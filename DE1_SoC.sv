==> flow/design.v <==
module DE1_SoC (CLOCK_50, HEX0, HEX1, HEX2, HEX3, HEX4, HEX5, KEY, LEDR, SW, VGA_HS, VGA_VS, VGA_R, VGA_B, VGA_G, VGA_CLK, VGA_BLANK_N, VGA_SYNC_N);
	input CLOCK_50;
	wire [31:0] clk;
	parameter whichClock = 15;
	clock_divider cdiv (CLOCK_50, clk);
	output VGA_HS, VGA_VS, VGA_CLK, VGA_BLANK_N,VGA_SYNC_N;
	output [7:0] VGA_R, VGA_B, VGA_G;
	output [6:0] HEX0, HEX1, HEX2, HEX3, HEX4, HEX5;
	output reg [9:0] LEDR;
	input [3:0] KEY;
	input [9:0] SW;
	assign HEX2 = 7'b1111111;
	assign HEX3 = 7'b1111111;
	assign LEDR[0] = SW[0];
	pong dosome (.clk(clk[0]), .reset(SW[9]), .VGA_HS, .VGA_VS, .VGA_R, .VGA_G(VGA_G), .VGA_B(VGA_B), .KEY, .SW(SW[8:0]), .HEX5, .HEX4, .HEX1, .HEX0, .VGA_BLANK_N, .VGA_SYNC_N, .VGA_CLK);
endmodule
module clock_divider (clock, divided_clocks);
	input clock;
	output [31:0] divided_clocks;
	reg [31:0] divided_clocks;
	initial
		divided_clocks = 0;
	always @(posedge clock)
		divided_clocks = divided_clocks + 1;
endmodule
Reports on clock_divider

What the tools print for clock_divider, step after step.
Line numbers count from 1 in the design file above.
Cell names lack the library's common part.
The mark n/a stands for no value.

Design top: clock_divider
Clock port: clock
Standard-cell library: sky130hd
Corner: tt_025C_1v80

After elaboration

Yosys after proc, flatten, opt, wreduce and memory -nomap, before mapping. Enables and synchronous resets that opt folds into registers are not counted as muxes. Memory bits, and registers merged into a memory's read port (data or address), are not among the register bits. Print and check cells are not counted. Equal cells are merged and count once.

$mul: 0
$add $sub $neg: 1
Eq/ne operators: 0
Reductions and logical operators: 0
Divide/modulo/power cells: 0
Bitwise operators: 0
Muxes and demuxes: 0
Order comparisons: 0
Shift operators: 0

Operators by type and width:

| kind                                           | number |
| adder 32 x 1 -> 32 bit (second input constant) | 1 |

Latch bits: 0
Output and inout bits: 32
Register bits: 32
Word width x clocked read ports: 0
Bits of input ports: 1
Memories: 0
ROM bits: 0
Cells after elaboration: 2
Memory bits (writable): 0

Logic depth

Yosys ltp: most cells in a row. Word level: on the elaborated netlist, between registers, memories and ports. Mapped: between sequential cells and ports; inverters and the memories' decode and read muxes count.

Depth after elaboration: 1
ABC_AREA: 0
Gate-level depth with buffers: 6
Depth with buffers taken out: 5

After synthesis

The flow's flattened synthesis, as Yosys stat reports it; memories are mapped. The netlist is that of the ABC_AREA named above (0 if unset); the other value can give another one.
Totals and module areas in this step are rounded.

Flip-flops: 32
Buffer cells: 4
Chip area (Yosys): 1,320 um^2
Area of sequential cells: 641 um^2
Cell count: 127

Cells by type:

| type    | number | area in all (um^2) |
| dfxtp_1 | 32     | 640.614 |
| xor2_1  | 20     | 175.168 |
| xnor2_1 | 10     | 87.584 |
| nor4_2  | 5      | 62.56 |
| nand3_1 | 10     | 50.048 |
| and4_1  | 4      | 35.034 |
| nand2_1 | 9      | 33.782 |
| nor4_1  | 4      | 25.024 |
| nor2_1  | 6      | 22.522 |
| nor4_4  | 1      | 21.27 |
| nand3_2 | 2      | 20.019 |
| nor3_1  | 4      | 20.019 |
| inv_1   | 5      | 18.768 |
| nand4_1 | 3      | 18.768 |
| and3_1  | 2      | 12.512 |
| ha_1    | 1      | 12.512 |
| buf_6   | 1      | 11.261 |
| or3_4   | 1      | 11.261 |

Other cell types: 6; their cells: 7.

Path before layout

OpenSTA on the mapped netlist: ideal clock, no wires. The path of least setup slack (recovery checks aside). Input and output delay are each 20% of the period. Register names are those of the netlist, which keeps one name where synthesis merged equal registers.

Path kind: reg-to-reg
From: reg divided_clocks[0]
To: reg divided_clocks[24]
Stages: 7
Period: 2.73 ns
Setup time: 0.134 ns
Arrival time: 1.534 ns
Delay of the path: 1.668 ns
Setup slack: 1.062 ns
Buffers on the path: 1
Data required time: 2.596 ns
Launch time at the first pin: 0.000 ns
Period reached after synthesis: 1.668 ns

"delay of the path" = arrival - input delay + setup time.
"stages" counts driving pins, that of a launching flip-flop among them; a cell with two outputs on the path counts twice.
"period reached after synthesis" is the clock period less the worst setup slack; recovery checks do not enter. This is arithmetic on one report: input and output delays are still those of the set period (20% each).
The rows between start and end are the longest chain of elaborated cells between them; the timing report does not say that the signal goes this way. Where chains are equally long, one stands for them.
Each line given opens the expression or statement behind the cell; cells for indexed reads and writes are added by Yosys, which also makes memories of some case tables.

Cells stage by stage: dfxtp_1 > ha_1 > nand3_1 > or3_1 > buf_2 > nor4_1 > xor2_1
Length of the longest elaborated chain: 1
Elaborated cells between the ends (all ways): 1
RTL lines with such cells: 1
Those cells by class: add/sub (1)

Ends and longest elaborated chain, after synthesis:

| what                   | RTL line | text |
| start: declaration     | 19       | `output [31:0] divided_clocks;` |
| start: assignment      | 24       | `divided_clocks = divided_clocks + 1;` |
| adder 32 x 1 -> 32 bit | 24       |  |
| end: assignment        | 24       |  |
| end: declaration       | 19       |  |

Timing after layout

Path of least setup slack in the final report of flow run B (OpenROAD, finished layout, wires in). Where an end is a register, its clock arrival counts in the times.

Path kind: reg-to-reg
From: reg divided_clocks[1]
To: reg divided_clocks[24]
Launch time at the first pin: 0.27 ns
Stages: 7
Buffers on the path: 1
Setup slack: -0.20 ns
Setup time: 0.07 ns
Period: 1.26 ns
Data required time: 1.47 ns
Arrival time: 1.67 ns

The rows between start and end are the longest chain of elaborated cells between them; the timing report does not say that the signal goes this way. Where chains are equally long, one stands for them.

Cells stage by stage: dfxtp_4 > ha_4 > nand3_2 > or3_4 > buf_12 > nor4_4 > xor2_1
Length of the longest elaborated chain: 1
Elaborated cells between the ends (all ways): 1
RTL lines with such cells: 1
Those cells by class: add/sub (1)

Ends and longest elaborated chain, post-layout:

| what                   | RTL line | text |
| start: declaration     | 19       | `output [31:0] divided_clocks;` |
| start: assignment      | 24       | `divided_clocks = divided_clocks + 1;` |
| adder 32 x 1 -> 32 bit | 24       |  |
| end: assignment        | 24       |  |
| end: declaration       | 19       |  |

Record of 2 stored runs of the RTL-to-layout flow on clock_divider, platform sky130hd. The runs are unordered. Constraints: input delay and output delay 20% of the set period each, output load 0.01 pF.
Values from the reports are rounded here.
Among the settings, . means not set for that run.
Among the results, . means that no value is shown for the run.

| item                                    | flow run A | flow run B |
| period_ns                               | 1.36       | 1.26       |
| CORE_UTILIZATION                        | 62         | 22         |
| PLACE_DENSITY_LB_ADDON                  | 0.11       | .          |
| CORE_MARGIN                             | 2          | 9          |
| CELL_PAD_IN_SITES_GLOBAL_PLACEMENT      | 2          | .          |
| CELL_PAD_IN_SITES_DETAIL_PLACEMENT      | 1          | .          |
| TNS_END_PERCENT                         | 10         | 40         |
| GPL_ROUTABILITY_DRIVEN                  | 0          | .          |
| CTS_CLUSTER_SIZE                        | 86         | .          |
| SLEW_MARGIN                             | 0          | 20         |
| CAP_MARGIN                              | 20         | 20         |
| HOLD_SLACK_MARGIN                       | .          | -0.0       |
| CORE_ASPECT_RATIO                       | .          | 0.63       |
| MAX_ROUTING_LAYER                       | .          | met4       |
| final utilization (%)                   | .          | 40.3       |
| worst hold slack (ns)                   | .          | 0.453      |
| standard-cell area after routing (um^2) | .          | 2,240      |
| Yosys chip area after synthesis (um^2)  | .          | 1,320      |
| full die area (um^2)                    | .          | 9,180      |
| setup slack of the worst path (ns)      | .          | -0.199     |
| sum of negative setup slack (ns)        | .          | -2.92      |

Flow run A: did not finish, placement stopped with FLW-0024
